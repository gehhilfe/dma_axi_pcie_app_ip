==> flow/design.v <==
module parallel_register #(
	)(
		input wire i_clk,
		input wire i_rst_n,
		input wire [31:0] rd_addr,
		output reg [31:0] rd_data,
		input wire [31:0] wr_addr,
		input wire [7:0] wr_be,
		input wire [31:0] wr_data,
		input wire wr_en,
		output reg [31:0] debug_mem_addr,
		output reg [31:0] debug_mem_data,
		input wire [31:0] debug_mem_status,
		input wire [31:0] virt_debug_mem_data,
		output reg debug_mem_write_access
	);
always @(posedge i_clk) begin
	if (i_rst_n) begin
		rd_data <= 32'h0;
	end  
	else begin
		case(rd_addr)
			0: rd_data <= debug_mem_addr;
			1: rd_data <= virt_debug_mem_data;
			2: rd_data <= debug_mem_status;
			default: begin
			end
		endcase
	end  
end
function [31:0] byteEnable;
input [31:0] old;
input [31:0] new;
input [7:0] be;
begin
	byteEnable = old;
	if(be[0]) byteEnable[(0+1)*8-1:0*8] = new[(0+1)*8-1:0*8];
	if(be[1]) byteEnable[(1+1)*8-1:1*8] = new[(1+1)*8-1:1*8];
	if(be[2]) byteEnable[(2+1)*8-1:2*8] = new[(2+1)*8-1:2*8];
	if(be[3]) byteEnable[(3+1)*8-1:3*8] = new[(3+1)*8-1:3*8];
end
endfunction
always @(posedge i_clk) begin
	if (i_rst_n) begin
		debug_mem_write_access <= 0;
	end
	else begin
		debug_mem_write_access <= 0;
		if(wr_en) begin
			case(wr_addr)
				0: debug_mem_addr <= byteEnable(debug_mem_addr, wr_data, wr_be);
				1: begin
					debug_mem_data <= byteEnable(debug_mem_data, wr_data, wr_be);
					debug_mem_write_access <= 1;
				end
				default: begin
				end
			endcase
		end
	end
end
endmodule  
From RTL to reports: parallel_register --
What the tools print for parallel_register, step after step. Line numbers count from 1 in the design file above. Cell names lack the library's common part. A cell with n/a has no value.
Set-up: design top parallel_register, clock port i_clk, standard-cell library sky130hd, timing corner tt_025C_1v80

Word level --
Source: Yosys, flattened and elaborated, memories not mapped. Widths are those after wreduce. Registers that Yosys merges into a memory's read port (data or address) are not register bits. Print and check cells do not count. Equal cells are merged and count once.
Word-level totals: memories 0, bits in latches 0, flip-flop bits (word level) 97, elaborated cells 29, RAM bits 0, clocked read ports x word width 0, ROM bits 0
Operators by class: magnitude comparators 0, div/mod/pow operators 0, bitwise logic cells 2, $add $sub $neg 0, shifts and indexed selects 0, mux-type cells 2, equal/unequal tests 3, $mul 0, reduce/logical cells 12
Operator list (number):
- 32-bit case mux with 3-bit select | 1
- 32-bit by 1-bit equality test with 1-bit output with constant B | 2
- 32-bit zero test | 2
- 32-bit by 2-bit equality test with 1-bit output with constant B | 1
- 4-bit AND reduction | 8
- 3-bit nonzero test | 1
- 1-bit NOT | 2
- 2-bit OR reduction | 1
- 1-bit two-way mux | 1

Longest topological paths --
Longest topological path by Yosys (ltp), each cell counted once; first at word level (registers and memories cut), then after technology mapping (sequential cells cut; the memories' decode and read muxes count).
Logic depth: depth after elaboration 2, ABC_AREA 0, depth in mapped cells 6, mapped depth without buffers 4

Synthesis result --
Yosys stat after the flow's synthesis: flattened, memories mapped to cells. It holds for the ABC_AREA given above (unset counts as 0); a run with the other value may have another netlist. The area totals of this step are shown rounded.
Cells by type:
- edfxtp_1 | number 64, total area 1.92E+03 um^2
- dfxtp_1 | number 33, total area 660.634 um^2
- mux2i_1 | number 32, total area 320.307 um^2
- o2111ai_1 | number 32, total area 280.269 um^2
- mux2_1 | number 16, total area 180.173 um^2
- mux2_2 | number 16, total area 180.173 um^2
- a21oi_1 | number 32, total area 160.154 um^2
- o21ai_1 | number 32, total area 160.154 um^2
- nand2_1 | number 32, total area 120.115 um^2
- buf_6 | number 7, total area 78.826 um^2
- nor4_2 | number 5, total area 62.56 um^2
- nor4_1 | number 9, total area 56.304 um^2
- and2_1 | number 8, total area 50.048 um^2
- buf_4 | number 6, total area 45.043 um^2
- clkbuf_1 | number 8, total area 30.029 um^2
- dlygate4sd1_1 | number 3, total area 26.275 um^2
- buf_2 | number 5, total area 25.024 um^2
- nand4_1 | number 4, total area 25.024 um^2
Not listed: further types 8, cells in them 11.
Synthesis totals: standard cells after synthesis 355, mapped flip-flops 97, synthesis area 4500 um^2

Timing after synthesis --
OpenSTA on the mapped netlist: ideal clock, no wires. The path of least setup slack (recovery checks aside). Input and output delay are each 20% of the period. Register names are those of the netlist, which keeps one name where synthesis merged equal registers.
Timing path after synthesis: kind input port to flip-flop, start point input wr_addr[1], end point register debug_mem_addr[0], data arrival time 1.752 ns, setup slack 1.186 ns, setup time 0.332 ns, buffers on the path 0, stages on the path 4, period 3.27 ns, path delay 1.430 ns, required time 2.938 ns, synthesis period reached 2.084 ns
"path delay" is the arrival time less input delay plus setup time. "stages on the path" counts driving pins, that of a launching flip-flop among them; a cell with two outputs on the path counts twice. "synthesis period reached" = period - worst setup slack (recovery checks aside). The figure is calculated, with input and output delays left at 20% of the set period. The rows between start and end are the longest chain of elaborated cells between them; the timing report does not say that the signal goes this way. Where chains are equally long, one stands for them. A line is the first line of the expression or statement that the cell stems from. Yosys adds cells for indexed reads and writes and turns some case tables into memories.
On the way, after synthesis: cells stage by stage nor4_1 > nand4_1 > nor4_2 > and2_1, length of the longest elaborated chain 2, elaborated cells on any way between the ends 2, RTL lines with such cells 1
RTL lines, path after synthesis:
- start: declaration | RTL line 7 | input wire [31:0] wr_addr,
- 32-bit zero test | RTL line 50 | case(wr_addr)
- 4-bit AND reduction
- end: assignment | RTL line 51 | 0: debug_mem_addr <= byteEnable(debug_mem_addr, wr_data, wr_be);
- end: declaration | RTL line 11 | output reg [31:0] debug_mem_addr,

Ticket comment

Module parallel_register, platform sky130hd: 2 stored runs of the flow (Yosys, OpenROAD) with differing settings, in no particular order. Input and output delays are each 20% of the period that was set; the output load is 0.01 pF.

[record 1] flow files
==> flow/run.sh <==
#!/bin/bash
# the make line also repeats the synthesis and layout settings of config.mk as NAME=value (left out here)
make -C /OpenROAD-flow-scripts/flow DESIGN_CONFIG=/design/flow/config.mk WORK_HOME=/design/flow/orfs CLKGATE_MAP_FILE= finish
==> flow/config.mk <==
export PLATFORM = sky130hd
export DESIGN_NAME = parallel_register
export DESIGN_NICKNAME = parallel_register
export VERILOG_FILES = /design/flow/design.v
export SDC_FILE = /design/flow/constraint.sdc
export NUM_CORES = 4
export LEC_CHECK = 0
export CAP_MARGIN = 20
export CELL_PAD_IN_SITES_GLOBAL_PLACEMENT = 3
export CORE_MARGIN = 4
export CORE_UTILIZATION = 41
export GPL_ROUTABILITY_DRIVEN = 1
export GPL_TIMING_DRIVEN = 0
export MAX_ROUTING_LAYER = met5
export PLACE_DENSITY_LB_ADDON = 0.01
export SETUP_SLACK_MARGIN = 0.01
export SLEW_MARGIN = 30
==> flow/constraint.sdc <==
create_clock -name core_clock -period 2.59 [get_ports {i_clk}]
set_input_delay 0.5180 -clock core_clock [delete_from_list [all_inputs] [get_ports {i_clk}]]
set_output_delay 0.5180 -clock core_clock [all_outputs]
set_load 0.01 [all_outputs]

[record 1] result: stopped before the end: placement reported FLW-0024

[record 2] flow files
==> flow/run.sh <==
#!/bin/bash
# the make line also repeats the synthesis and layout settings of config.mk as NAME=value (left out here)
make -C /OpenROAD-flow-scripts/flow DESIGN_CONFIG=/design/flow/config.mk WORK_HOME=/design/flow/orfs CLKGATE_MAP_FILE= finish
==> flow/config.mk <==
export PLATFORM = sky130hd
export DESIGN_NAME = parallel_register
export DESIGN_NICKNAME = parallel_register
export VERILOG_FILES = /design/flow/design.v
export SDC_FILE = /design/flow/constraint.sdc
export NUM_CORES = 4
export LEC_CHECK = 0
export CAP_MARGIN = 20
export CELL_PAD_IN_SITES_DETAIL_PLACEMENT = 0
export CELL_PAD_IN_SITES_GLOBAL_PLACEMENT = 3
export CORE_ASPECT_RATIO = 0.63
export CORE_MARGIN = 2
export CORE_UTILIZATION = 61
export CTS_CLUSTER_DIAMETER = 156
export HOLD_SLACK_MARGIN = -0.02
export PLACE_DENSITY_LB_ADDON = 0.0
export SETUP_SLACK_MARGIN = 0.34
export SLEW_MARGIN = 20
==> flow/constraint.sdc <==
create_clock -name core_clock -period 1.87 [get_ports {i_clk}]
set_input_delay 0.3740 -clock core_clock [delete_from_list [all_inputs] [get_ports {i_clk}]]
set_output_delay 0.3740 -clock core_clock [all_outputs]
set_load 0.01 [all_outputs]

[record 2] result: stopped before the end: placement reported FLW-0024
