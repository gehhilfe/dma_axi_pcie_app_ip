==> flow/design.v <==
module xilinx_pcie_completer #(
    parameter P_DATA_WIDTH = 128,
    parameter P_KEEP_WIDTH = P_DATA_WIDTH / 8
    )(
    input wire          i_clk,
    input wire          i_rst_n,
    input wire                      s_axis_tx_tready,
    output  reg [P_DATA_WIDTH-1:0]  s_axis_tx_tdata,
    output  reg [P_KEEP_WIDTH-1:0]  s_axis_tx_tkeep,
    output  reg                     s_axis_tx_tlast,
    output  reg                     s_axis_tx_tvalid,
    output  wire                    tx_src_dsc,
    input wire          req_compl,
    input wire          req_compl_wd,
    output reg          compl_done,
    input wire [2:0]    req_tc,
    input wire          req_td,
    input wire          req_ep,
    input wire [1:0]    req_attr,
    input wire [9:0]    req_len,
    input wire [15:0]   req_rid,
    input wire [7:0]    req_tag,
    input wire [7:0]    req_be,
    input wire [31:0]   req_addr,
    output wire [31:0]  rd_addr,
    output reg [3:0]    rd_be,
    input wire [31:0]   rd_data,
    input wire [15:0]   completer_id
    );
localparam PIO_CPLD_FMT_TYPE      = 7'b10_01010;
localparam PIO_CPL_FMT_TYPE       = 7'b00_01010;
localparam PIO_TX_RST_STATE       = 2'b00;
localparam PIO_TX_CPLD_QW1_FIRST  = 2'b01;
localparam PIO_TX_CPLD_QW1_TEMP   = 2'b10;
localparam PIO_TX_CPLD_QW1        = 2'b11;
assign rd_addr = req_addr[31:0];
assign tx_src_dsc = 1'b0;
reg [11:0] byte_count;
always @ (rd_be) begin
        casex (rd_be[3:0])
                4'b1xx1 : byte_count = 12'h004;
                4'b01x1 : byte_count = 12'h003;
                4'b1x10 : byte_count = 12'h003;
                4'b0011 : byte_count = 12'h002;
                4'b0110 : byte_count = 12'h002;
                4'b1100 : byte_count = 12'h002;
                4'b0001 : byte_count = 12'h001;
                4'b0010 : byte_count = 12'h001;
                4'b0100 : byte_count = 12'h001;
                4'b1000 : byte_count = 12'h001;
                4'b0000 : byte_count = 12'h001;
        endcase
end
always @(posedge i_clk) begin
    if (i_rst_n)
    begin
     rd_be <=  0;
    end else begin
     rd_be <= req_be[3:0];
    end
  end
reg [6:0] lower_addr;
reg hold_state;
reg req_compl_q;
reg [31:0] rd_data_q;
reg req_compl_wd_q;
reg req_compl_q2;
reg [31:0] rd_data_q2;
reg req_compl_wd_q2;
wire compl_wd = req_compl_wd_q2;
always @ (rd_be or req_addr or compl_wd) begin
        casex ({compl_wd, rd_be[3:0]})
                5'b1_0000 : lower_addr = {req_addr[6:2], 2'b00};
                5'b1_xxx1 : lower_addr = {req_addr[6:2], 2'b00};
                5'b1_xx10 : lower_addr = {req_addr[6:2], 2'b01};
                5'b1_x100 : lower_addr = {req_addr[6:2], 2'b10};
                5'b1_1000 : lower_addr = {req_addr[6:2], 2'b11};
                5'b0_xxxx : lower_addr = 8'h0;
        endcase  
end
always @ ( posedge i_clk ) begin
  if (i_rst_n )
  begin
    req_compl_q      <= 1'b0;
    req_compl_wd_q   <= 1'b1;
  end  
  else
  begin
    rd_data_q <= rd_data;
    req_compl_q      <= req_compl;
    req_compl_wd_q   <= req_compl_wd;
  end  
end
always @ ( posedge i_clk ) begin
  if (i_rst_n)
  begin
    req_compl_q2      <=  1'b0;
    req_compl_wd_q2   <=  1'b0;
  end  
  else
  begin
    rd_data_q2 <= rd_data_q;
    req_compl_q2      <=  req_compl_q;
    req_compl_wd_q2   <=  req_compl_wd_q;
  end  
end
always @ ( posedge i_clk ) begin
        if (i_rst_n) begin
                s_axis_tx_tlast   <=  1'b0;
                s_axis_tx_tvalid  <=  1'b0;
                s_axis_tx_tdata   <=  {P_DATA_WIDTH{1'b0}};
                s_axis_tx_tkeep   <=  {P_KEEP_WIDTH{1'b0}};
                compl_done        <=  1'b0;
                hold_state        <=  1'b0;
        end else begin
        if (req_compl_q2 | hold_state) begin
                if (s_axis_tx_tready) begin
                        s_axis_tx_tlast   <=  1'b1;
                        s_axis_tx_tvalid  <=  1'b1;
                        s_axis_tx_tdata   <=  {                    
                                            rd_data_q2,                   
                                            req_rid,                   
                                            req_tag,                   
                                            {1'b0},                    
                                            lower_addr,                
                                            completer_id,              
                                            {3'b0},                    
                                            {1'b0},                    
                                            byte_count,                
                                            {1'b0},                    
                                            (req_compl_wd_q2 ?
                                            PIO_CPLD_FMT_TYPE :
                                            PIO_CPL_FMT_TYPE),         
                                            {1'b0},                    
                                            req_tc,                    
                                            {4'b0},                    
                                            req_td,                    
                                            req_ep,                    
                                            req_attr,                  
                                            {2'b0},                    
                                            req_len                    
                                            };
                        if (req_compl_wd_q2)
                          s_axis_tx_tkeep   <=  16'hFFFF;
                        else
                          s_axis_tx_tkeep   <=  16'h0FFF;
                        compl_done        <=  1'b1;
                        hold_state        <=  1'b0;
                end  
                else
                        hold_state        <=  1'b1;
        end  
    else begin
              s_axis_tx_tlast   <=  1'b0;
              s_axis_tx_tvalid  <=  1'b0;
              s_axis_tx_tdata   <=  {P_DATA_WIDTH{1'b0}};
              s_axis_tx_tkeep   <=  {P_KEEP_WIDTH{1'b1}};
              compl_done        <=  1'b0;
    end  
  end  
end
endmodule
Tool chain data of xilinx_pcie_completer
Tool output for the design above, in the order of the flow.
Line numbers count from 1 in the design file above.
Library cell names are shortened.
{ "setup": {"top_module": "xilinx_pcie_completer", "clock_port": "i_clk", "cell_library": "sky130hd", "lib_corner": "tt_025C_1v80"} }

Word-level counts
Counts by Yosys on the flattened word-level netlist (proc, flatten, opt, wreduce; memories kept). Register bits leave out memories and registers merged into their read ports (data or address). Print and check cells are left out. Cells with the same type and inputs are merged into one.
{ "op_classes": {"cmp": 0, "reduce_logical": 6, "eq_ne": 16, "n_mul": 0, "n_addsub": 0, "n_logic": 3, "n_div": 0, "n_shift": 0, "muxes": 7} }
{ "ops": {"columns": ["op", "n"], "rows": [
  ["12-bit case mux with 4-bit select", 1],
  ["16-bit 2-to-1 mux", 3],
  ["7-bit case mux with 5-bit select", 1],
  ["4-bit == test (second input constant)", 3],
  ["5-bit == test (second input constant)", 2],
  ["4-bit by 2-bit == test with 1-bit output (second input constant)", 2],
  ["4-bit by 3-bit == test with 1-bit output (second input constant)", 2],
  ["7-bit 2-to-1 mux", 1],
  ["2-bit OR reduction", 3],
  ["3-bit == test (second input constant)", 2],
  ["5-bit OR reduction", 1],
  ["2-bit == test (second input constant)", 2],
  ["4-bit by 1-bit == test with 1-bit output (second input constant)", 1],
  ["4-bit logical NOT", 1],
  ["3-bit by 2-bit == test with 1-bit output (second input constant)", 1],
  ["3-bit OR reduction", 1],
  ["1-bit NOT", 2],
  ["2-bit != test (second input constant)", 1],
  ["1-bit bitwise OR", 1],
  ["1-bit 2-to-1 mux", 1]
]} }
{ "bits": {"clocked_rd_ports_x_width": 0, "mem_count": 0, "ram_bits": 0, "regBits": 205, "mem_bits_ro": 0, "latchBits": 0, "wordCells": 43} }

Logic depth
Depth = most cells in a row (Yosys ltp): at word level without a register or memory, in the mapped netlist without a sequential cell, where the memories' decode and read muxes count.
{ "logic_depth": {"depth_word": 3, "abc_area": 0, "ltp_mapped": 5} }

Mapped cells and area
The flow's flattened synthesis, as Yosys stat reports it; memories are mapped. The netlist is that of the ABC_AREA named above (0 if unset); the other value can give another one.
{ "mapped": {"n_buf": 102, "seq_area_um2": 4164.0, "mapped_cells": 513, "flip_flops": 176, "yosys_area_um2": 6500.0} }
{ "by_type": {"columns": ["type", "n", "area_total_um2"], "rows": [
  ["dfxtp_1", 112, 2242.15],
  ["edfxtp_1", 64, 1.92E+03],
  ["mux2i_1", 89, 890.854],
  ["buf_4", 83, 623.098],
  ["nor2_1", 103, 386.621],
  ["buf_8", 5, 75.072],
  ["nor2b_1", 9, 56.304],
  ["buf_2", 10, 50.048],
  ["a22oi_1", 5, 37.536],
  ["a211oi_2", 2, 25.024],
  ["a211oi_1", 2, 15.014],
  ["a21oi_1", 3, 15.014],
  ["o211ai_1", 2, 15.014],
  ["buf_6", 1, 11.261],
  ["nand2_1", 3, 11.261],
  ["o221a_1", 1, 11.261],
  ["maj3_1", 1, 10.01],
  ["nor3_2", 1, 10.01]
]} }
Other cell types: 14; their cells: 17.

Path before layout
OpenSTA on the mapped netlist: ideal clock, no wires. The path of least setup slack (recovery checks aside). Input and output delay are each 20% of the period. Register names are those of the netlist, which keeps one name where synthesis merged equal registers.
{ "synth_path": {"path_type": "input to register", "start": "input port i_rst_n", "end": "register s_axis_tx_tdata[100]", "setup_ns": 0.064, "input_delay_ns": 0.332, "slack_ns": -0.103, "path_delay_ns": 1.431, "arrival_time_ns": 1.699, "driving_pins": 5, "tclk_ns": 1.66, "period_less_setup_slack_ns": 1.763} }
"path_delay_ns" is the arrival time less input delay plus setup time.
"driving_pins": output pins that drive a net of the path, with the launching flip-flop's if there is one; two outputs of one cell count as two.
"period_less_setup_slack_ns" = period - worst setup slack (recovery checks aside). The figure is calculated, with input and output delays left at 20% of the set period.
Between the ends stands the longest chain of elaborated cells between them, by number of cells; it is not shown to be the way that was timed. Of several equally long chains one is given.
A line is the first line of the expression or statement that the cell stems from. Yosys adds cells for indexed reads and writes and turns some case tables into memories.
A register here has more assigning lines than the two given.
{ "synth_via": {"cell_sequence": "inv_2 -> o21ai_1 -> buf_2 -> buf_2 -> nor2_1", "elab_chain_cells": 1, "cells_between": 1} }
{ "synth_lines": {"columns": ["element", "line", "text"], "rows": [
  ["start: declaration", 6, "input wire          i_rst_n,"],
  ["2-bit OR reduction", null, null],
  ["end: assignment", 111, "s_axis_tx_tdata   <=  {P_DATA_WIDTH{1'b0}};"],
  ["end: assignment", 120, "s_axis_tx_tdata   <=  {"],
  ["end: declaration", 8, "output  reg [P_DATA_WIDTH-1:0]  s_axis_tx_tdata,"]
]} }

Timing after layout
From the final timing report of record 1: the path of least setup slack in the routed layout; clock arrival at registers is part of the times.
{ "layout_path": {"path_type": "input to output", "start": "input port req_addr[4]", "end": "output port rd_addr[4]", "arrival_time_ns": 1.56, "input_delay_ns": 0.39, "driving_pins": 3, "tclk_ns": 1.97, "output_delay_ns": 0.39, "slack_ns": 0.01} }
{ "layout_via": {"cell_sequence": "clkdlybuf4s50_1 -> buf_4 -> clkdlybuf4s50_1", "elab_chain_cells": 0, "cells_between": 0} }
{ "layout_lines": {"columns": ["element", "line", "text"], "rows": [
  ["start: declaration", 24, "input wire [31:0]   req_addr,"],
  ["end: declaration", 25, "output wire [31:0]  rd_addr,"]
]} }

Design xilinx_pcie_completer on sky130hd. What follows are 2 stored runs of the flow, each under its own settings; their order means nothing. The constraints put input and output delay at 20% of the set period each and load the outputs with 0.01 pF.
"achieved_period_ns": clock period set for the run, less the worst setup slack. It is reckoned from that one timing run; input and output delays stay at 20% of the period that was set.
By "timing.worst_path_ns" is meant the share of the clock period that the worst setup path is allowed (20% is reserved at inputs, 20% at outputs), minus its slack. Clock arrival times at its registers enter into it.
By "fin_power_uw" is meant OpenSTA's value without simulated activity: inputs other than the clock are taken to toggle once in ten clock periods, and the tool carries that through the logic.

Record 1
==> flow/run.sh <==
#!/bin/bash
# the make line also repeats the synthesis and layout settings of config.mk as NAME=value (left out here)
make -C /OpenROAD-flow-scripts/flow DESIGN_CONFIG=/design/flow/config.mk WORK_HOME=/design/flow/orfs CLKGATE_MAP_FILE= finish
==> flow/config.mk <==
export PLATFORM = sky130hd
export DESIGN_NAME = xilinx_pcie_completer
export DESIGN_NICKNAME = xilinx_pcie_completer
export VERILOG_FILES = /design/flow/design.v
export SDC_FILE = /design/flow/constraint.sdc
export NUM_CORES = 4
export LEC_CHECK = 0
export CAP_MARGIN = 20
export CELL_PAD_IN_SITES_DETAIL_PLACEMENT = 0
export CORE_MARGIN = 2
export CORE_UTILIZATION = 27
export CTS_CLUSTER_DIAMETER = 235
export CTS_CLUSTER_SIZE = 83
export GPL_TIMING_DRIVEN = 0
export MIN_ROUTING_LAYER = met1
export PLACE_DENSITY_LB_ADDON = 0.03
export SETUP_SLACK_MARGIN = -0.03
export SLEW_MARGIN = 20
export TNS_END_PERCENT = 30
==> flow/constraint.sdc <==
create_clock -name core_clock -period 1.97 [get_ports {i_clk}]
set_input_delay 0.3940 -clock core_clock [delete_from_list [all_inputs] [get_ports {i_clk}]]
set_output_delay 0.3940 -clock core_clock [all_outputs]
set_load 0.01 [all_outputs]

==> results of record 1, as JSON <==
{
  "post_synth_area_um2": 6500.0,
  "final_die_area_um2": 25331.9,
  "final_cell_area_um2": 10184.8,
  "finish.utilization_pct": 43.3,
  "setup_worst_slack_ns": 0.014,
  "tns_ns": 0.000,
  "ws_hold_ns": 0.408,
  "fin_power_uw": 8155,
  "achieved_period_ns": 1.956,
  "timing.worst_path_ns": 1.17,
  "worstPathKind": "input to output"
}

Record 2
==> flow/run.sh <==
#!/bin/bash
# the make line also repeats the synthesis and layout settings of config.mk as NAME=value (left out here)
make -C /OpenROAD-flow-scripts/flow DESIGN_CONFIG=/design/flow/config.mk WORK_HOME=/design/flow/orfs CLKGATE_MAP_FILE= finish
==> flow/config.mk <==
export PLATFORM = sky130hd
export DESIGN_NAME = xilinx_pcie_completer
export DESIGN_NICKNAME = xilinx_pcie_completer
export VERILOG_FILES = /design/flow/design.v
export SDC_FILE = /design/flow/constraint.sdc
export NUM_CORES = 4
export LEC_CHECK = 0
export CAP_MARGIN = 20
export CELL_PAD_IN_SITES_DETAIL_PLACEMENT = 2
export CORE_MARGIN = 7
export CORE_UTILIZATION = 36
export CTS_CLUSTER_SIZE = 13
export GPL_TIMING_DRIVEN = 0
export MAX_ROUTING_LAYER = met5
export PLACE_DENSITY_LB_ADDON = 0.26
export SETUP_SLACK_MARGIN = 0.09
export SLEW_MARGIN = 20
export TNS_END_PERCENT = 60
==> flow/constraint.sdc <==
create_clock -name core_clock -period 1.56 [get_ports {i_clk}]
set_input_delay 0.3120 -clock core_clock [delete_from_list [all_inputs] [get_ports {i_clk}]]
set_output_delay 0.3120 -clock core_clock [all_outputs]
set_load 0.01 [all_outputs]

==> results of record 2, as JSON <==
{
  "post_synth_area_um2": 6500.0,
  "final_die_area_um2": 22013.7,
  "final_cell_area_um2": 10133.5,
  "finish.utilization_pct": 58.0,
  "setup_worst_slack_ns": -0.056,
  "tns_ns": -0.165,
  "ws_hold_ns": 0.322,
  "fin_power_uw": 10605,
  "achieved_period_ns": 1.616,
  "timing.worst_path_ns": 1.30,
  "worstPathKind": "register to output"
}
